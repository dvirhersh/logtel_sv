==> flow/design.v <==
module parking_lot (
    input  logic        CLOCK,
    input  logic        RESET,
    input  logic        CI,
    input  logic        CO,
    output logic [9:0]  PS,
    output logic        Enable
);
    localparam int max_capacity = 1000;
    logic CI_in_sync, CO_in_sync;
    logic previous_ci, previous_co;
    logic [9:0] counter;
    always_ff @(posedge CLOCK) begin
        CI_in_sync <= CI;
        CO_in_sync <= CO;
    end
    always_ff @(posedge CLOCK) begin
        if (RESET) begin
            counter     <= 10'd0;
            previous_ci <= 1'b0;
            previous_co <= 1'b0;
        end else begin
            previous_ci <= CI_in_sync;
            previous_co <= CO_in_sync;
            if (CI_in_sync && !previous_ci && counter < max_capacity)
                counter <= counter + 1;
            if (CO_in_sync && !previous_co && counter > 0)
                counter <= counter - 1;
        end
    end
    assign PS     = counter;
    assign Enable = (counter < max_capacity);
endmodule
* Reports on parking_lot *
The steps from the RTL of parking_lot to its reports follow in flow order.
Lines are those of the file above, counted from 1.
Not given: n/a

inputs
  design top = parking_lot
  clock port = CLOCK
  library = sky130hd
  timing corner = tt_025C_1v80

* Word level *
Source: Yosys, flattened and elaborated, memories not mapped. Widths are those after wreduce. Registers that Yosys merges into a memory's read port (data or address) are not register bits. Print and check cells do not count. Equal cells are merged and count once.

bit counts
  bits in latches = 0
  bits of input ports = 4
  memories kept = 0
  RAM bits = 0
  cells after elaboration = 18
  flip-flop bits (word level) = 14
  bits in read-only memories = 0
  word width x clocked read ports = 0

cells by class
  reduce/logical cells = 7
  eq/ne operators = 0
  order comparisons = 2
  muxes and demuxes = 2
  div/mod/pow operators = 0
  multiply operators = 0
  shift operators = 0
  add/sub/neg operators = 2
  bitwise logic cells = 0

operator list
  kind                                                  count
  two-way mux 10 bit                                    2
  adder 10 x 1 -> 10 bit (second input constant)        1
  subtractor 10 x 1 -> 10 bit (second input constant)   1
  > comparator 10 x 1 -> 1 bit (second input constant)  1
  less-than comparator 10 bit (second input constant)   1
  logical AND 1 bit                                     4
  logical NOT 1 bit                                     2
  nonzero test 2 bit                                    1

* Longest topological paths *
Depth = most cells in a row (Yosys ltp): at word level without a register or memory, in the mapped netlist without a sequential cell, where the memories' decode and read muxes count.

logic depth
  word-level depth = 5
  ABC_AREA = 1
  depth in mapped cells = 18

* Mapped cells and area *
Source: synth_stat.txt of the flow (Yosys; design flattened, memories mapped). It holds for the ABC_AREA given above (unset counts as 0); a run with the other value may have another netlist.

cells by type
  cell                       count  area in all (µm²)
  sky130_fd_sc_hd__dfxtp_1   14     280.269
  sky130_fd_sc_hd__nand2_1   33     123.869
  sky130_fd_sc_hd__ha_1      8      100.096
  sky130_fd_sc_hd__inv_1     19     71.318
  sky130_fd_sc_hd__a21oi_1   14     70.067
  sky130_fd_sc_hd__nor2_1    13     48.797
  sky130_fd_sc_hd__nand3_1   9      45.043
  sky130_fd_sc_hd__xnor2_1   5      43.792
  sky130_fd_sc_hd__o21ai_0   8      40.038
  sky130_fd_sc_hd__fa_1      1      20.019
  sky130_fd_sc_hd__nand2_2   2      12.512
  sky130_fd_sc_hd__nand4_1   2      12.512
  sky130_fd_sc_hd__buf_6     1      11.261
  sky130_fd_sc_hd__o21ai_2   1      8.758
  sky130_fd_sc_hd__xor2_1    1      8.758
  sky130_fd_sc_hd__nand3b_1  1      7.507
  sky130_fd_sc_hd__o21a_1    1      7.507
  sky130_fd_sc_hd__or2_0     1      6.256

Other cell types: 3; their cells: 3.

synthesis totals
  buffers = 2
  mapped cells = 137
  synthesis area = 934.6 µm²
  sequential area = 280.3 µm²
  flip-flops = 14

* Worst setup path after synthesis *
Source: OpenSTA report_checks on the synthesized netlist (no wires, ideal clock, input and output delay 20% of the period each), path of least setup slack; recovery checks are left aside. Register names are those of the netlist, which keeps one name where synthesis merged equal registers.

timing after synthesis
  kind = register -> register
  start point = reg counter[1]
  end point = reg counter[9]
  required time = 3.071 ns
  arrival time = 1.919 ns
  setup slack = 1.152 ns
  period = 3.18 ns
  path buffers = 0
  delay of the path = 2.028 ns
  setup time = 0.109 ns
  stages = 16
  synthesis period reached = 2.028 ns

"delay of the path" = arrival - input delay + setup time.
"stages" counts driving pins, that of a launching flip-flop among them; a cell with two outputs on the path counts twice.
"synthesis period reached" is the clock period less the worst setup slack; recovery checks do not enter. This is arithmetic on one report: input and output delays are still those of the set period (20% each).
Between the ends stands the longest chain of elaborated cells between them, by number of cells; it is not shown to be the way that was timed. Of several equally long chains one is given.
A line is the first line of the expression or statement that the cell stems from. Yosys adds cells for indexed reads and writes and turns some case tables into memories.
A register here has more assigning lines than the two given.

on the way, after synthesis
  path through = sky130_fd_sc_hd__dfxtp_1 -> sky130_fd_sc_hd__or2_1 -> sky130_fd_sc_hd__nor2_1 -> sky130_fd_sc_hd__nand2_1 -> sky130_fd_sc_hd__nand2_2 -> sky130_fd_sc_hd__inv_1 -> sky130_fd_sc_hd__ha_1 -> sky130_fd_sc_hd__nand2_1 -> sky130_fd_sc_hd__nor2_1 -> sky130_fd_sc_hd__nand3_1 -> sky130_fd_sc_hd__nand3_1 -> sky130_fd_sc_hd__inv_1 -> sky130_fd_sc_hd__nand2_1 -> sky130_fd_sc_hd__nand3_1 -> sky130_fd_sc_hd__nand2_1 -> sky130_fd_sc_hd__inv_1
  length of the longest elaborated chain = 4

RTL lines, path after synthesis
  element                      RTL line  text
  from (decl)                  12        logic [9:0] counter;
  from (assign)                26        counter <= counter + 1;
  from (assign)                28        counter <= counter - 1;
  less-than comparator 10 bit  25        if (CI_in_sync && !previous_ci && counter < max_capacity)
  logical AND 1 bit            25
  two-way mux 10 bit           25
  two-way mux 10 bit           27        if (CO_in_sync && !previous_co && counter > 0)
  to (assign)                  26
  to (assign)                  28
  to (decl)                    12

* Path in the finished layout *
Path of least setup slack in the final report of entry A (OpenROAD, finished layout, wires in). Where an end is a register, its clock arrival counts in the times.

timing after layout
  kind = register -> output
  start point = reg counter[3]
  end point = out Enable
  period = 4.79 ns
  setup slack = 2.33 ns
  external output delay = 0.96 ns
  arrival time = 1.50 ns
  stages = 5
  required time = 3.83 ns
  path buffers = 1

Between the ends stands the longest chain of elaborated cells between them, by number of cells; it is not shown to be the way that was timed. Of several equally long chains one is given.
A register here has more assigning lines than the two given.

on the way, after layout
  path through = sky130_fd_sc_hd__dfxtp_1 -> sky130_fd_sc_hd__nor2_1 -> sky130_fd_sc_hd__nor2_1 -> sky130_fd_sc_hd__nand4_1 -> sky130_fd_sc_hd__clkdlybuf4s50_1
  length of the longest elaborated chain = 1

RTL lines, path after layout
  element                      RTL line  text
  from (decl)                  12        logic [9:0] counter;
  from (assign)                26        counter <= counter + 1;
  from (assign)                28        counter <= counter - 1;
  less-than comparator 10 bit  32        assign Enable = (counter < max_capacity);
  to (decl)                    7         output logic        Enable

Wiki page: parking_lot / flow data

Stored flow runs of parking_lot (2 of them; Yosys, OpenROAD, sky130hd). They differ in their settings and are not a sequence. Constraints: input delay and output delay 20% of the set period each, output load 0.01 pF.
"worst setup path time (ns)" means the part of the period allowed to the worst setup path (the constraints hold back 20% at inputs and 20% at outputs) less its slack; where the path has registers, the arrival times of their clocks count too.

settings of entry A
{
  "period_ns": 4.79,
  "CORE_UTILIZATION": 51,
  "SETUP_SLACK_MARGIN": 0.87,
  "PLACE_DENSITY_LB_ADDON": 0.18,
  "CORE_MARGIN": 8,
  "ABC_AREA": 1,
  "GPL_TIMING_DRIVEN": 0,
  "CTS_CLUSTER_DIAMETER": 316,
  "CAP_MARGIN": 0,
  "SLEW_MARGIN": 35
}
report of entry A
yosys chip area after synthesis (um^2): 934.6
finish__design__die__area: 3458.6
finish__design__instance__area__stdcell: 1142.3
finish__timing__setup__ws: 2.333
finish__timing__setup__tns: 0.000
worst setup path time (ns): 1.50
worst setup path kind: register -> output

settings of entry B
{
  "period_ns": 5.05,
  "CORE_UTILIZATION": 28,
  "PLACE_DENSITY_LB_ADDON": 0.14,
  "CORE_ASPECT_RATIO": 0.63,
  "CELL_PAD_IN_SITES_GLOBAL_PLACEMENT": 0,
  "GPL_ROUTABILITY_DRIVEN": 0,
  "SLEW_MARGIN": 40,
  "MIN_ROUTING_LAYER": "met1",
  "CAP_MARGIN": 20,
  "CORE_MARGIN": 2
}
report of entry B
yosys chip area after synthesis (um^2): 890.9
finish__design__die__area: 3660.9
finish__design__instance__area__stdcell: 1117.3
finish__timing__setup__ws: 2.008
finish__timing__setup__tns: 0.000
worst setup path time (ns): 3.04
worst setup path kind: register -> register
