==> flow/design.v <==
`timescale 1ns / 1ps
module register8(
    input clock,
    input reset,
    input enable,
    input [7:0] data_in,
    output reg [7:0] data_out
    );
    always @(posedge clock) begin
        if (reset) begin
            data_out <= 8'b0;
        end else if (enable) begin
            data_out <= data_in;
        end
    end
endmodule
`timescale 1ns / 1ps
module LED_manager(
    input  wire [7:0] Channel_1_data,
    input  wire [7:0] Channel_2_data,
    input  wire       Channel_1_enable,
    input  wire       Channel_2_enable,
    input  wire       selector,
    input  wire       clock,
    input  wire       reset,
    output reg  [7:0] data_out
);
    wire [7:0] Channel_1_register_data;
    wire [7:0] Channel_2_register_data;
    reg  [7:0] mux_data_selected;
    register8 regCh1 (
        .clock(clock),
        .reset(reset),
        .enable(Channel_1_enable),
        .data_in(Channel_1_data),
        .data_out(Channel_1_register_data)
    );
    register8 regCh2 (
        .clock(clock),
        .reset(reset),
        .enable(Channel_2_enable),
        .data_in(Channel_2_data),
        .data_out(Channel_2_register_data)
    );
    always @(*) begin
        case (selector)
            1'b0: mux_data_selected = Channel_1_register_data;
            1'b1: mux_data_selected = Channel_2_register_data;
            default: mux_data_selected = 8'b0;
        endcase
    end
    always @(posedge clock) begin
        data_out <= mux_data_selected;
    end
endmodule
# From RTL to reports: LED_manager
# Tool output for the design above, in the order of the flow.
# Line numbers count from 1 in the design file above.
# Operators: Yosys type, input widths -> output width; for muxes data width and select width s.
# Cell names lack the library's common part.
# The mark n/a stands for no value.
dict set report inputs {
  design {LED_manager}
  clk_port {clock}
  cell_library {sky130hd}
  lib_corner {tt_025C_1v80}
}

# Elaborated design
# Yosys after proc, flatten, opt, wreduce and memory -nomap, before mapping. Enables and synchronous resets that opt folds into registers are not counted as muxes. Memory bits, and registers merged into a memory's read port (data or address), are not among the register bits. Print and check cells are not counted. Equal cells are merged and count once.
dict set report classes {
  mux 1
  bitwise 1
}
# op count
set op_table {}
lappend op_table {{$pmux 8 s2} 1}
lappend op_table {{$not 1->1} 1}
dict set report bits {
  regBits 24
  input_bits 21
  out_inout_bits 8
  elab_cells 5
}

# Logic depth
# Yosys ltp: most cells in a row. Word level: on the elaborated netlist, between registers, memories and ports. Mapped: between sequential cells and ports; inverters and the memories' decode and read muxes count.
dict set report logic_depth {
  word_depth 2
  abc_area 0
  depth_mapped 3
}

# After synthesis
# Yosys stat after the flow's synthesis: flattened, memories mapped to cells. It holds for the ABC_AREA given above (unset counts as 0); a run with the other value may have another netlist.
# type count type_area_um2
set by_type {}
lappend by_type {dfxtp_1 24 480.461}
lappend by_type {mux2i_1 16 160.154}
lappend by_type {mux2_4 8 120.115}
lappend by_type {nor2_1 16 60.058}
lappend by_type {buf_6 4 45.043}
lappend by_type {clkbuf_2 1 5.005}
dict set report mapped {
  cell_count 69
  area_um2 870.8
  seq_area_um2 480.5
  ffs 24
  buf_cells 5
}
# The figures by module come from a second, unflattened synthesis with its own total; it is not the netlist above.
dict set report unflattened {
  hier_cells 69
  area_unflattened_um2 862.1
}
# Rows give one instance, submodules left out.
# mod instances n_cells area_um2
set modules {}
lappend modules {register8 2 26 285.3}
lappend modules {LED_manager 1 17 291.5}

# Worst setup path after synthesis
# OpenSTA on the mapped netlist: ideal clock, no wires. The path of least setup slack (recovery checks aside). Input and output delay are each 20% of the period. Register names are those of the netlist, which keeps one name where synthesis merged equal registers.
dict set report synth_path {
  path_kind {input to register}
  startpoint {input selector}
  endpoint {register data_out[0]}
  period_ns 0.718
  input_delay_ns 0.144
  launch_ns 0.144
  t_arrival_ns 0.560
  required_ns 0.597
  slack_ns 0.037
  delay_ns 0.537
  driving_pins 2
  path_buffers 1
  period_less_setup_slack_ns 0.681
}
# "delay_ns" is the arrival time less input delay plus setup time.
# "driving_pins" counts driving pins, that of a launching flip-flop among them; a cell with two outputs on the path counts twice.
# "period_less_setup_slack_ns" is the clock period less the worst setup slack; recovery checks do not enter. This is arithmetic on one report: input and output delays are still those of the set period (20% each).
# The rows between start and end are the longest chain of elaborated cells between them; the timing report does not say that the signal goes this way. Where chains are equally long, one stands for them.
# Each line given opens the expression or statement behind the cell; cells for indexed reads and writes are added by Yosys, which also makes memories of some case tables.
dict set report synth_between {
  cell_sequence {buf_6 -> mux2_4}
  elab_chain_len 2
}
# item line
set synth_rtl {}
lappend synth_rtl {{start: declaration} 23} ;# input  wire       selector,
lappend synth_rtl {{$not 1->1} 46} ;# case (selector)
lappend synth_rtl {{$pmux 8 s2} 46}
lappend synth_rtl {{end: assignment} 53} ;# data_out <= mux_data_selected;
lappend synth_rtl {{end: declaration} 26} ;# output reg  [7:0] data_out

# Worst path after layout
# From the final timing report of run 1: the path of least setup slack in the routed layout; clock arrival at registers is part of the times.
dict set report layout_path {
  path_kind {register to output}
  startpoint {register data_out[2]}
  endpoint {output data_out[2]}
  period_ns 0.618
  out_delay_ns 0.12
  launch_ns 0.31
  t_arrival_ns 0.79
  required_ns 0.49
  slack_ns -0.29
  driving_pins 2
  path_buffers 1
}
dict set report layout_between {
  cell_sequence {dfxtp_2 -> buf_6}
  elab_chain_len 0
}
# item line
set layout_rtl {}
lappend layout_rtl {{start: declaration} 26} ;# output reg  [7:0] data_out
lappend layout_rtl {{start: assignment} 53} ;# data_out <= mux_data_selected;
lappend layout_rtl {{end: declaration} 26}

Settings and measured results of 2 stored flow runs for module LED_manager (sky130hd), not sorted in any way. The constraints put input and output delay at 20% of the set period each and load the outputs with 0.01 pF.
"power_w" is the tool's figure for a default switching activity; nothing was simulated.

# run 1
==> flow/run.sh <==
#!/bin/bash
# the make line also repeats the synthesis and layout settings of config.mk as NAME=value (left out here)
make -C /OpenROAD-flow-scripts/flow DESIGN_CONFIG=/design/flow/config.mk WORK_HOME=/design/flow/orfs CLKGATE_MAP_FILE= finish
==> flow/config.mk <==
export PLATFORM = sky130hd
export DESIGN_NAME = LED_manager
export DESIGN_NICKNAME = LED_manager
export VERILOG_FILES = /design/flow/design.v
export SDC_FILE = /design/flow/constraint.sdc
export NUM_CORES = 4
export LEC_CHECK = 0
export CAP_MARGIN = 20
export CELL_PAD_IN_SITES_DETAIL_PLACEMENT = 2
export CORE_MARGIN = 2
export CORE_UTILIZATION = 28
export CTS_CLUSTER_DIAMETER = 274
export CTS_CLUSTER_SIZE = 50
export GPL_ROUTABILITY_DRIVEN = 1
export MIN_ROUTING_LAYER = met1
export PLACE_DENSITY_LB_ADDON = 0.27
export SLEW_MARGIN = 20
export TNS_END_PERCENT = 80
==> flow/constraint.sdc <==
create_clock -name core_clock -period 0.618 [get_ports {clock}]
set_input_delay 0.1236 -clock core_clock [delete_from_list [all_inputs] [get_ports {clock}]]
set_output_delay 0.1236 -clock core_clock [all_outputs]
set_load 0.01 [all_outputs]

==> run 1: results <==
power_w=0.002883
synthArea_um2=870.8
worst_hold_slack_ns=0.282
tns_ns=-2.826
die_um2=3572.4
utilization_pct=41.7
worstSetupSlack_ns=-0.294

# run 2
==> flow/run.sh <==
#!/bin/bash
# the make line also repeats the synthesis and layout settings of config.mk as NAME=value (left out here)
make -C /OpenROAD-flow-scripts/flow DESIGN_CONFIG=/design/flow/config.mk WORK_HOME=/design/flow/orfs CLKGATE_MAP_FILE= finish
==> flow/config.mk <==
export PLATFORM = sky130hd
export DESIGN_NAME = LED_manager
export DESIGN_NICKNAME = LED_manager
export VERILOG_FILES = /design/flow/design.v
export SDC_FILE = /design/flow/constraint.sdc
export NUM_CORES = 4
export LEC_CHECK = 0
export CAP_MARGIN = 20
export CELL_PAD_IN_SITES_GLOBAL_PLACEMENT = 3
export CORE_ASPECT_RATIO = 0.59
export CORE_MARGIN = 4
export CORE_UTILIZATION = 15
export GPL_ROUTABILITY_DRIVEN = 1
export GPL_TIMING_DRIVEN = 0
export PLACE_DENSITY_LB_ADDON = 0.14
export SLEW_MARGIN = 20
==> flow/constraint.sdc <==
create_clock -name core_clock -period 0.593 [get_ports {clock}]
set_input_delay 0.1186 -clock core_clock [delete_from_list [all_inputs] [get_ports {clock}]]
set_output_delay 0.1186 -clock core_clock [all_outputs]
set_load 0.01 [all_outputs]

==> run 2: results <==
tns_ns=-2.523
utilization_pct=23.0
die_um2=7131.1
synthArea_um2=870.8
power_w=0.003168
worstSetupSlack_ns=-0.232
worst_hold_slack_ns=0.127
