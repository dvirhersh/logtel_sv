==> flow/design.v <==
`timescale 1ns / 1ps
module LED_manager_sv(
    input  logic [7:0] Channel_1_data,
    input  logic [7:0] Channel_2_data,
    input  logic       Channel_1_enable,
    input  logic       Channel_2_enable,
    input  logic       selector,
    input  logic       clock,
    input  logic       reset,
    output logic [7:0] data_out
);
    logic [7:0] Channel_1_register_data;
    logic [7:0] Channel_2_register_data;
    logic [7:0] mux_data_selected;
    register8_sv regCh1_sv (
        .clock    (clock),
        .reset    (reset),
        .enable   (Channel_1_enable),
        .data_in  (Channel_1_data),
        .data_out (Channel_1_register_data)
    );
    register8_sv regCh2_sv (
        .clock    (clock),
        .reset    (reset),
        .enable   (Channel_2_enable),
        .data_in  (Channel_2_data),
        .data_out (Channel_2_register_data)
    );
    always_comb begin
        case (selector)
            1'b0: mux_data_selected = Channel_1_register_data;
            1'b1: mux_data_selected = Channel_2_register_data;
            default: mux_data_selected = 8'b0;
        endcase
    end
    always_ff @(posedge clock) begin
        data_out <= mux_data_selected;
    end
endmodule
`timescale 1ns / 1ps
module register8_sv (
    input  logic        clock,
    input  logic        reset,
    input  logic        enable,
    input  logic [7:0]  data_in,
    output logic [7:0]  data_out
);
    always_ff @(posedge clock) begin
        if (reset)
            data_out <= 8'b0;
        else if (enable)
            data_out <= data_in;
    end
endmodule
Step by step through the tools: LED_manager_sv:

The steps from the RTL of LED_manager_sv to its reports follow in flow order.
Line numbers count from 1 in the design file above.
Operators carry their Yosys type and port widths (W data, S select, Z words).
Library cell names are shortened.
A cell with -- has no value.

* top module: LED_manager_sv
* clock: clock
* cell library: sky130hd
* timing corner: tt_025C_1v80

Elaborated design:

Source: Yosys, flattened and elaborated, memories not mapped. Widths are those after wreduce; folded enables and synchronous resets count as part of the registers. Registers that Yosys merges into a memory's read port (data or address) are not register bits. Print and check cells do not count. Equal cells are merged and count once.

* elaborated cells: 5
* bits in registers: 24
* output and inout bits: 8
* bits of input ports: 21

* bitwise logic cells: 1
* multiplexer cells: 1

Operators by type and width (count)
* $pmux W8 S2: 1
* $not A1 Y1: 1

Longest topological paths:

Longest topological path by Yosys (ltp), each cell counted once; first at word level (registers and memories cut), then after technology mapping (sequential cells cut; the memories' decode and read muxes count).

* depth in word-level cells: 2
* ABC_AREA: 1
* mapped depth: 5
* depth with buffers taken out: 4

Mapped cells and area:

Source: synth_stat.txt of the flow (Yosys; design flattened, memories mapped). It holds for the ABC_AREA given above (unset counts as 0); a run with the other value may have another netlist.
Totals and module areas in this step are rounded.

Cells by type
* dfxtp_1: count 24, area in all 480.461 um^2
* nand2_1: count 36, area in all 135.13 um^2
* nor2_1: count 32, area in all 120.115 um^2
* inv_1: count 24, area in all 90.086 um^2
* o21ai_0: count 8, area in all 40.038 um^2
* buf_6: count 3, area in all 33.782 um^2
* buf_8: count 2, area in all 30.029 um^2
* nand2_2: count 4, area in all 25.024 um^2
* buf_4: count 1, area in all 7.507 um^2
* inv_2: count 1, area in all 3.754 um^2

* mapped flip-flops: 24
* cell count: 135
* buffers: 6
* synthesis area: 966 um^2
* sequential part of the area: 480 um^2

Path before layout:

OpenSTA on the mapped netlist: ideal clock, no wires. The path of least setup slack (recovery checks aside). Input and output delay are each 20% of the period. Register names are those of the netlist, which keeps one name where synthesis merged equal registers.

* path kind: input port to flip-flop
* start point: in Channel_1_enable
* end point: reg regCh1_sv.data_out[0]
* launch time at the first pin: 162 ps
* arrival: 526 ps
* input delay: 162 ps
* setup time: 113 ps
* buffers on the path: 2
* path slack: 173 ps
* stages on the path: 4
* clock period: 812 ps
* path delay: 477 ps
* data required time: 699 ps
* period reached after synthesis: 639 ps

"path delay" is the arrival time less input delay plus setup time.
"stages on the path": output pins that drive a net of the path, with the launching flip-flop's if there is one; two outputs of one cell count as two.
"period reached after synthesis" is the clock period less the worst setup slack; recovery checks do not enter. This is arithmetic on one report: input and output delays are still those of the set period (20% each).

* cells stage by stage: buf_6 buf_8 nor2_1 nor2_1

RTL lines, path after synthesis
* start: declaration: RTL line 5 `input  logic       Channel_1_enable,`
* end: assignment: RTL line 50 `data_out <= 8'b0;`
* end: assignment: RTL line 52 `data_out <= data_in;`
* end: declaration: RTL line 46 `output logic [7:0]  data_out`

No chain of elaborated cells between the ends is given.

Worst path after layout:

From the final timing report of entry A: the path of least setup slack in the routed layout; clock arrival at registers is part of the times.
The report prints the path's times to 10 ps; the period is as set.

* path kind: flip-flop to output port
* start point: reg data_out[7]
* end point: out data_out[7]
* data required time: 380 ps
* clock period: 480 ps
* stages on the path: 2
* arrival: 790 ps
* output delay: 100 ps
* path slack: -400 ps
* buffers on the path: 1
* launch time at the first pin: 320 ps

* cells stage by stage: dfxtp_1 buf_2
* length of the longest elaborated chain: 0
* elaborated cells on any way between the ends: 0
* RTL lines with such cells: 0

RTL lines, path post-layout
* start: declaration: RTL line 10 `output logic [7:0] data_out`
* start: assignment: RTL line 37 `data_out <= mux_data_selected;`
* end: declaration: RTL line 10

Memo
Re: implementation data of LED_manager_sv

Below are 2 stored runs of the flow (Yosys, OpenROAD; platform sky130hd) on LED_manager_sv, each with its settings and what was measured, unordered. Constraints: input delay and output delay 20% of the set period each, output load 0.01 pF.
"achieved period" = clock period - worst setup slack. The figure is calculated, with input and output delays left at 20% of the set period.
"total design power" rests on the timing tool's default activity at the inputs, not on a simulated workload.
Values from the reports are rounded here.

### Entry A

==> flow/run.sh <==
#!/bin/bash
# the make line also repeats the synthesis and layout settings of config.mk as NAME=value (left out here)
make -C /OpenROAD-flow-scripts/flow DESIGN_CONFIG=/design/flow/config.mk WORK_HOME=/design/flow/orfs CLKGATE_MAP_FILE= finish
==> flow/config.mk <==
export PLATFORM = sky130hd
export DESIGN_NAME = LED_manager_sv
export DESIGN_NICKNAME = LED_manager_sv
export VERILOG_FILES = /design/flow/design.v
export SDC_FILE = /design/flow/constraint.sdc
export NUM_CORES = 4
export LEC_CHECK = 0
export ABC_AREA = 1
export CAP_MARGIN = 20
export CORE_ASPECT_RATIO = 0.6
export CORE_MARGIN = 2
export CORE_UTILIZATION = 51
export CTS_CLUSTER_DIAMETER = 370
export GPL_TIMING_DRIVEN = 0
export MAX_ROUTING_LAYER = met5
export MIN_ROUTING_LAYER = met2
export PLACE_DENSITY_LB_ADDON = 0.03
export SETUP_SLACK_MARGIN = 0.05
export SLEW_MARGIN = 20
==> flow/constraint.sdc <==
create_clock -name core_clock -period 0.48 [get_ports {clock}]
set_input_delay 0.0960 -clock core_clock [delete_from_list [all_inputs] [get_ports {clock}]]
set_output_delay 0.0960 -clock core_clock [all_outputs]
set_load 0.01 [all_outputs]

Results of entry A:
- Setup slack of the worst path: -401 ps
- Total design power: 4390 µW
- Die size: 2270 um^2
- Total negative slack on setup checks: -4750 ps
- Area of the synthesized netlist: 966 um^2
- Achieved period: 881 ps
- Post-layout utilization: 75.1 %
- Worst hold slack after layout: 20 ps
- Std-cell area (final layout): 1360 um^2

### Entry B

==> flow/run.sh <==
#!/bin/bash
# the make line also repeats the synthesis and layout settings of config.mk as NAME=value (left out here)
make -C /OpenROAD-flow-scripts/flow DESIGN_CONFIG=/design/flow/config.mk WORK_HOME=/design/flow/orfs CLKGATE_MAP_FILE= finish
==> flow/config.mk <==
export PLATFORM = sky130hd
export DESIGN_NAME = LED_manager_sv
export DESIGN_NICKNAME = LED_manager_sv
export VERILOG_FILES = /design/flow/design.v
export SDC_FILE = /design/flow/constraint.sdc
export NUM_CORES = 4
export LEC_CHECK = 0
export CAP_MARGIN = 20
export CORE_MARGIN = 2
export CORE_UTILIZATION = 31
export SLEW_MARGIN = 20
==> flow/constraint.sdc <==
create_clock -name core_clock -period 0.763 [get_ports {clock}]
set_input_delay 0.1526 -clock core_clock [delete_from_list [all_inputs] [get_ports {clock}]]
set_output_delay 0.1526 -clock core_clock [all_outputs]
set_load 0.01 [all_outputs]

Results of entry B:
- Setup slack of the worst path: -146 ps
- Total design power: 2410 µW
- Die size: 3250 um^2
- Total negative slack on setup checks: -1140 ps
- Area of the synthesized netlist: 871 um^2
- Achieved period: 909 ps
- Post-layout utilization: 46.1 %
- Worst hold slack after layout: 389 ps
- Std-cell area (final layout): 1250 um^2
